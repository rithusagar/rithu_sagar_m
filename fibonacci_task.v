==> flow/design.v <==
`timescale 1ns / 1ps
module fibonacci_task(clk,rst,fib);
input clk,rst;
output reg [31:0] fib;
reg [31:0] prev_val,cur_val;
task fibonacci;
input [31:0] curr,prev;
output reg [31:0] fib_seq;
begin
fib_seq = prev+curr;
end
endtask
always @ (posedge clk or posedge rst)
begin
if(rst)
begin
fib <= 32'd0;
prev_val <= 32'd0;
cur_val <= 32'd1;
end
else
begin
fib <= cur_val;
prev_val <= cur_val;
fibonacci(prev_val,cur_val,fib);
cur_val <= fib;
end
end
endmodule
Reports on fibonacci_task. What the tools print for fibonacci_task, step after step. Line numbers count from 1 in the design file above. Cell names lack the library's common part. A cell with - has no value.

Top: fibonacci_task. Clock input: clk. Library: sky130hd. Corner: tt_025C_1v80.

Elaborated design. Yosys after proc, flatten, opt, wreduce and memory -nomap, before mapping. Enables and synchronous resets that opt folds into registers are not counted as muxes. Memory bits, and registers merged into a memory's read port (data or address), are not among the register bits. Print and check cells are not counted.

Under add/sub/neg operators stands 1.

Operators with widths (number): adder 32 bit (1).

For flip-flop bits (word level) the number is 96. Under input bits stands 2. Output and inout bits: 32.

Longest topological paths. Depth = most cells in a row (Yosys ltp): at word level without a register or memory, in the mapped netlist without a sequential cell, where the memories' decode and read muxes count.

Under word-level depth stands 1. The entry for ABC_AREA reads 0. Under depth in mapped cells stands 8. Depth with buffers taken out: 8.

Mapped cells and area. Source: synth_stat.txt of the flow (Yosys; design flattened, memories mapped). It holds for the ABC_AREA given above (unset counts as 0); a run with the other value may have another netlist. Totals and module areas in this step are rounded.

The figure for mapped cells is 372. Chip area (Yosys): 3910 sq um. The figure for sequential part of the area is 1628 sq um. For flip-flops the number is 65. The entry for buffers reads 41.

Cells by type: dfrtp_1 (number 64, area in all 1.6E+03 sq um); ha_1 (number 31, area in all 387.872 sq um); buf_4 (number 33, area in all 247.738 sq um); a21oi_1 (number 28, area in all 140.134 sq um); xnor2_1 (number 13, area in all 113.859 sq um); a21o_1 (number 14, area in all 105.101 sq um); xor2_1 (number 10, area in all 87.584 sq um); nand2_1 (number 20, area in all 75.072 sq um); nor2_1 (number 20, area in all 75.072 sq um); o21ai_0 (number 11, area in all 55.053 sq um); a211oi_1 (number 6, area in all 45.043 sq um); inv_1 (number 12, area in all 45.043 sq um); and4_1 (number 5, area in all 43.792 sq um); mux2i_1 (number 4, area in all 40.038 sq um); nand3_1 (number 8, area in all 40.038 sq um); o211ai_1 (number 5, area in all 37.536 sq um); bufbuf_16 (number 1, area in all 32.531 sq um); nand4_1 (number 5, area in all 31.28 sq um).

Not listed: further types 50, cells in them 82.

Worst setup path after synthesis. Source: OpenSTA report_checks on the synthesized netlist (no wires, ideal clock, input and output delay 20% of the period each), path of least setup slack; recovery checks are left aside. Register names are those of the netlist, which keeps one name where synthesis merged equal registers.

Kind: register -> register. Start: register prev_val[0]. End: register cur_val[26]. Period: 2.68 ns. The figure for library setup time is 0.069 ns. Under time at the first pin stands 0.000 ns. Arrival: 2.344 ns. For required time the number is 2.611 ns. Setup slack: 0.267 ns. The figure for path delay is 2.413 ns. Under driving pins on the path stands 9. Under synthesis period reached stands 2.413 ns.

"path delay" is the arrival time less input delay plus setup time. "driving pins on the path" counts driving pins, that of a launching flip-flop among them; a cell with two outputs on the path counts twice. "synthesis period reached" = period - worst setup slack (recovery checks aside). The figure is calculated, with input and output delays left at 20% of the set period. Between the ends stands the longest chain of elaborated cells between them, by number of cells; it is not shown to be the way that was timed. Of several equally long chains one is given. A line is the first line of the expression or statement that the cell stems from. Yosys adds cells for indexed reads and writes and turns some case tables into memories.

Path through: dfrtp_1 -> ha_1 -> fa_1 -> a21o_1 -> a311oi_1 -> or4_4 -> a2111oi_4 -> or4_1 -> nand3_1. The entry for cells in the longest elaborated chain reads 1. The figure for elaborated cells on any way between the ends is 1. The entry for RTL lines with such cells reads 1. Classes of those cells: 1 x add/sub.

RTL lines, path post-synthesis: from (decl) (line 5) `reg [31:0] prev_val,cur_val;`; from (assign) (line 18) `prev_val <= 32'd0;`; from (assign) (line 24) `prev_val <= cur_val;`; adder 32 bit (line 10) `fib_seq = prev+curr;`; to (assign) (line 19) `cur_val <= 32'd1;`; to (assign) (line 26) `cur_val <= fib;`; to (decl) (line 5).

Worst path after layout. From the final timing report of run 1: the path of least setup slack in the routed layout; clock arrival at registers is part of the times.

Kind: register -> register. Start: register cur_val[0]. End: register cur_val[26]. Period: 2.52 ns. The figure for library setup time is 0.12 ns. Under time at the first pin stands 0.34 ns. Arrival: 2.62 ns. For required time the number is 2.74 ns. Setup slack: 0.11 ns. Under driving pins on the path stands 9.

Between the ends stands the longest chain of elaborated cells between them, by number of cells; it is not shown to be the way that was timed. Of several equally long chains one is given.

Path through: dfstp_2 -> ha_4 -> fa_2 -> a21o_1 -> a311oi_2 -> or4_4 -> a2111oi_4 -> or4_1 -> nand3_2. The entry for cells in the longest elaborated chain reads 1. The figure for elaborated cells on any way between the ends is 1. The entry for RTL lines with such cells reads 1. Classes of those cells: 1 x add/sub.

RTL lines, path post-layout: from (decl) (line 5) `reg [31:0] prev_val,cur_val;`; from (assign) (line 19) `cur_val <= 32'd1;`; from (assign) (line 26) `cur_val <= fib;`; adder 32 bit (line 10) `fib_seq = prev+curr;`; to (assign) (line 19); to (assign) (line 26); to (decl) (line 5).

Ticket comment

Measured results for fibonacci_task: 2 stored runs of the Yosys and OpenROAD flow on sky130hd. The settings differ; the order carries no meaning. The constraints put input and output delay at 20% of the set period each and load the outputs with 0.01 pF. By "period reached" is meant the clock period of the run minus its worst setup slack. This is arithmetic on one report: input and output delays are still those of the set period (20% each). "time on the worst setup path": the worst setup path's part of the clock period (all of it between registers, 20% less for each end at a port) less its slack. A launch clock that arrives late makes it longer, a capture clock that arrives late makes it shorter. By "total design power" is meant OpenSTA's value without simulated activity: inputs other than the clock are taken to toggle once in ten clock periods, and the tool carries that through the logic. Values from the reports are rounded here.

Files of run 1:
==> flow/run.sh <==
#!/bin/bash
# the make line also repeats the synthesis and layout settings of config.mk as NAME=value (left out here)
make -C /OpenROAD-flow-scripts/flow DESIGN_CONFIG=/design/flow/config.mk WORK_HOME=/design/flow/orfs CLKGATE_MAP_FILE= finish
==> flow/config.mk <==
export PLATFORM = sky130hd
export DESIGN_NAME = fibonacci_task
export DESIGN_NICKNAME = fibonacci_task
export VERILOG_FILES = /design/flow/design.v
export SDC_FILE = /design/flow/constraint.sdc
export NUM_CORES = 4
export LEC_CHECK = 0
export CAP_MARGIN = 20
export CORE_MARGIN = 2
export CORE_UTILIZATION = 36
export SLEW_MARGIN = 20
==> flow/constraint.sdc <==
create_clock -name core_clock -period 2.52 [get_ports {clk}]
set_input_delay 0.5040 -clock core_clock [delete_from_list [all_inputs] [get_ports {clk}]]
set_output_delay 0.5040 -clock core_clock [all_outputs]
set_load 0.01 [all_outputs]

Results of run 1. For the total design power the run shows 2.089 mW. The standard-cell area of the final layout is 4519 sq um. The post-route setup TNS reads 0.000 ns. The time on the worst setup path stands at 2.41 ns. Class of the worst setup path: register -> register. The utilization in the final report is 0.422. The netlist area reported by Yosys comes to 3910 sq um. The die footprint comes to 11710 sq um. The period reached stands at 2.406 ns. The worst hold slack is 0.402 ns. The worst setup slack after layout comes to 0.114 ns.

Files of run 2:
==> flow/run.sh <==
#!/bin/bash
# the make line also repeats the synthesis and layout settings of config.mk as NAME=value (left out here)
make -C /OpenROAD-flow-scripts/flow DESIGN_CONFIG=/design/flow/config.mk WORK_HOME=/design/flow/orfs CLKGATE_MAP_FILE= finish
==> flow/config.mk <==
export PLATFORM = sky130hd
export DESIGN_NAME = fibonacci_task
export DESIGN_NICKNAME = fibonacci_task
export VERILOG_FILES = /design/flow/design.v
export SDC_FILE = /design/flow/constraint.sdc
export NUM_CORES = 4
export LEC_CHECK = 0
export CAP_MARGIN = 20
export CORE_ASPECT_RATIO = 0.89
export CORE_MARGIN = 2
export CORE_UTILIZATION = 68
export MAX_ROUTING_LAYER = met4
export PLACE_DENSITY_LB_ADDON = 0.06
export SLEW_MARGIN = 20
export TNS_END_PERCENT = 70
==> flow/constraint.sdc <==
create_clock -name core_clock -period 1.53 [get_ports {clk}]
set_input_delay 0.3060 -clock core_clock [delete_from_list [all_inputs] [get_ports {clk}]]
set_output_delay 0.3060 -clock core_clock [all_outputs]
set_load 0.01 [all_outputs]

Outcome of run 2: no results, clock tree synthesis failed with DPL-0033.
