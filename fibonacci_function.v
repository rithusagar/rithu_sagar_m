==> flow/design.v <==
`timescale 1ns / 1ps
module fibonacci_function(fib,clk,rst);
input clk,rst;
output reg [31:0] fib;
reg [31:0] prev_val,cur_val;
function [31:0] fibonacci;
input [31:0] prev,curr;
begin
fibonacci = prev+curr;
end
endfunction
always@ (posedge clk or posedge rst)
begin
if(rst == 1'b1)
begin
prev_val <= 32'd0;
cur_val <= 32'd1;
fib <= 32'd0;
end
else
begin
fib <= cur_val;
prev_val <= cur_val;
cur_val <= fibonacci(prev_val,cur_val);
end
end
endmodule
From RTL to reports: fibonacci_function:

What the tools print for fibonacci_function, step after step.
Line numbers count from 1 in the design file above.
Not given: --

* design top: fibonacci_function
* clock input: clk
* cell library: sky130hd
* library corner: tt_025C_1v80

Word-level counts:

Source: Yosys, flattened and elaborated, memories not mapped. Widths are those after wreduce; folded enables and synchronous resets count as part of the registers. Registers that Yosys merges into a memory's read port (data or address) are not register bits. Print and check cells do not count. Equal cells are merged and count once.

* register bits: 64
* cells after elaboration: 3
* output and inout port bits: 32

* $add $sub $neg: 1

Operators by type and width (number)
* 32-bit adder: 1

Depth:

Yosys ltp: most cells in a row. Word level: on the elaborated netlist, between registers, memories and ports. Mapped: between sequential cells and ports; inverters and the memories' decode and read muxes count.

* depth after elaboration: 1
* ABC_AREA: 0
* mapped depth: 8
* mapped depth without buffers: 8

After synthesis:

Source: synth_stat.txt of the flow (Yosys; design flattened, memories mapped). It holds for the ABC_AREA given above (unset counts as 0); a run with the other value may have another netlist.

* sequential area: 0.0016028 mm²
* cells in the netlist: 340
* mapped area: 0.0036523 mm²
* flip-flops: 64
* buffers: 10

Cell types (number)
* sky130_fd_sc_hd__dfrtp_1: 63
* sky130_fd_sc_hd__ha_1: 31
* sky130_fd_sc_hd__a21oi_1: 28
* sky130_fd_sc_hd__xnor2_1: 13
* sky130_fd_sc_hd__a21o_1: 14
* sky130_fd_sc_hd__xor2_1: 10
* sky130_fd_sc_hd__nand2_1: 20
* sky130_fd_sc_hd__nor2_1: 20
* sky130_fd_sc_hd__o21ai_0: 11
* sky130_fd_sc_hd__a211oi_1: 6
* sky130_fd_sc_hd__inv_1: 12
* sky130_fd_sc_hd__and4_1: 5
* sky130_fd_sc_hd__mux2i_1: 4
* sky130_fd_sc_hd__nand3_1: 8
* sky130_fd_sc_hd__o211ai_1: 5
* sky130_fd_sc_hd__bufbuf_16: 1
* sky130_fd_sc_hd__nand4_1: 5
* sky130_fd_sc_hd__o21a_1: 4

Not listed: further types 50, cells in them 80.

Path before layout:

Path of least setup slack by OpenSTA after synthesis, without wires, with an ideal clock, recovery checks aside; 20% of the period is set as input and as output delay. Where synthesis merged equal registers, the netlist keeps one of their names.

* path kind: register -> register
* start point: register (name not given)
* end point: register cur_val[26]
* period: 3.85 ns
* library setup time: 0.069 ns
* required time: 3.781 ns
* stages on the path: 9
* time at the first pin: 0.000 ns
* delay of the path: 2.482 ns
* data arrival time: 2.413 ns
* slack: 1.368 ns
* buffers on the path: 0
* period reached after synthesis: 2.482 ns

"delay of the path" is the arrival time less input delay plus setup time.
"stages on the path" counts driving pins, that of a launching flip-flop among them; a cell with two outputs on the path counts twice.
"period reached after synthesis" = period - worst setup slack (recovery checks aside). The figure is calculated, with input and output delays left at 20% of the set period.
The rows between start and end are the longest chain of elaborated cells between them; the timing report does not say that the signal goes this way. Where chains are equally long, one stands for them.
Each line given opens the expression or statement behind the cell; cells for indexed reads and writes are added by Yosys, which also makes memories of some case tables.

* cells stage by stage: sky130_fd_sc_hd__dfrtp_1 > sky130_fd_sc_hd__ha_1 > sky130_fd_sc_hd__fa_1 > sky130_fd_sc_hd__a21o_1 > sky130_fd_sc_hd__a311oi_1 > sky130_fd_sc_hd__or4_4 > sky130_fd_sc_hd__a2111oi_4 > sky130_fd_sc_hd__or4_1 > sky130_fd_sc_hd__nand3_1
* cells in the longest elaborated chain: 1
* elaborated cells on any way between the ends: 1

Ends and longest elaborated chain, after synthesis
* 32-bit adder: line 9 `fibonacci = prev+curr;`
* end, assigned: line 17 `cur_val <= 32'd1;`
* end, assigned: line 24 `cur_val <= fibonacci(prev_val,cur_val);`
* end, declared: line 5 `reg [31:0] prev_val,cur_val;`

Worst path after layout:

From the final timing report of stored run 2: the path of least setup slack in the routed layout; clock arrival at registers is part of the times.

* path kind: register -> register
* start point: register cur_val[0]
* end point: register cur_val[30]
* buffers on the path: 0
* slack: -0.74 ns
* data arrival time: 2.70 ns
* time at the first pin: 0.34 ns
* required time: 1.95 ns
* library setup time: 0.12 ns
* stages on the path: 9
* period: 1.74 ns

The rows between start and end are the longest chain of elaborated cells between them; the timing report does not say that the signal goes this way. Where chains are equally long, one stands for them.

* cells stage by stage: sky130_fd_sc_hd__dfstp_2 > sky130_fd_sc_hd__ha_4 > sky130_fd_sc_hd__fa_2 > sky130_fd_sc_hd__a21o_1 > sky130_fd_sc_hd__a311oi_2 > sky130_fd_sc_hd__or4_4 > sky130_fd_sc_hd__a2111oi_4 > sky130_fd_sc_hd__or4_4 > sky130_fd_sc_hd__nand4_1
* cells in the longest elaborated chain: 1
* elaborated cells on any way between the ends: 1

Ends and longest elaborated chain, post-layout
* start, declared: line 5 `reg [31:0] prev_val,cur_val;`
* start, assigned: line 17 `cur_val <= 32'd1;`
* start, assigned: line 24 `cur_val <= fibonacci(prev_val,cur_val);`
* 32-bit adder: line 9 `fibonacci = prev+curr;`
* end, assigned: line 17
* end, assigned: line 24
* end, declared: line 5

==> results <==
Module fibonacci_function, platform sky130hd: 2 stored runs of the flow (Yosys, OpenROAD) with differing settings, in no particular order. Input and output delays are each 20% of the period that was set; the output load is 0.01 pF.
"clock period reached" is the run's clock period less its worst setup slack. It is reckoned from that one timing run; input and output delays stay at 20% of the period that was set.

### Stored run 1

Settings: `period_ns=4.04`, `CORE_UTILIZATION=44`, `CELL_PAD_IN_SITES_DETAIL_PLACEMENT=2`, `TNS_END_PERCENT=25`, `ABC_AREA=1`, `GPL_TIMING_DRIVEN=0`, `GPL_ROUTABILITY_DRIVEN=0`, `CTS_CLUSTER_DIAMETER=171`, `CAP_MARGIN=20`, `CORE_MARGIN=2`, `SLEW_MARGIN=20`

Not finished: placement ended with error DPL-0033.

### Stored run 2

Settings: `period_ns=1.74`, `CORE_UTILIZATION=24`, `SETUP_SLACK_MARGIN=0.4`, `PLACE_DENSITY=0.49`, `HOLD_SLACK_MARGIN=0.21`, `CELL_PAD_IN_SITES_GLOBAL_PLACEMENT=3`, `CELL_PAD_IN_SITES_DETAIL_PLACEMENT=2`, `ABC_AREA=0`, `CTS_CLUSTER_DIAMETER=230`, `MIN_ROUTING_LAYER=met2`, `CAP_MARGIN=20`, `CORE_MARGIN=2`, `SLEW_MARGIN=20`

- Standard-cell area after layout: 0.0062372 mm²
- Clock period reached: 2.482 ns
- Chip area after synthesis (Yosys): 0.0036523 mm²
- Setup slack of the worst path: -0.742 ns
- Full die area: 0.0162206 mm²
- Sum of negative setup slack: -13.390 ns
- Post-route worst hold slack: 0.377 ns
- Utilization of the finished layout: 0.415
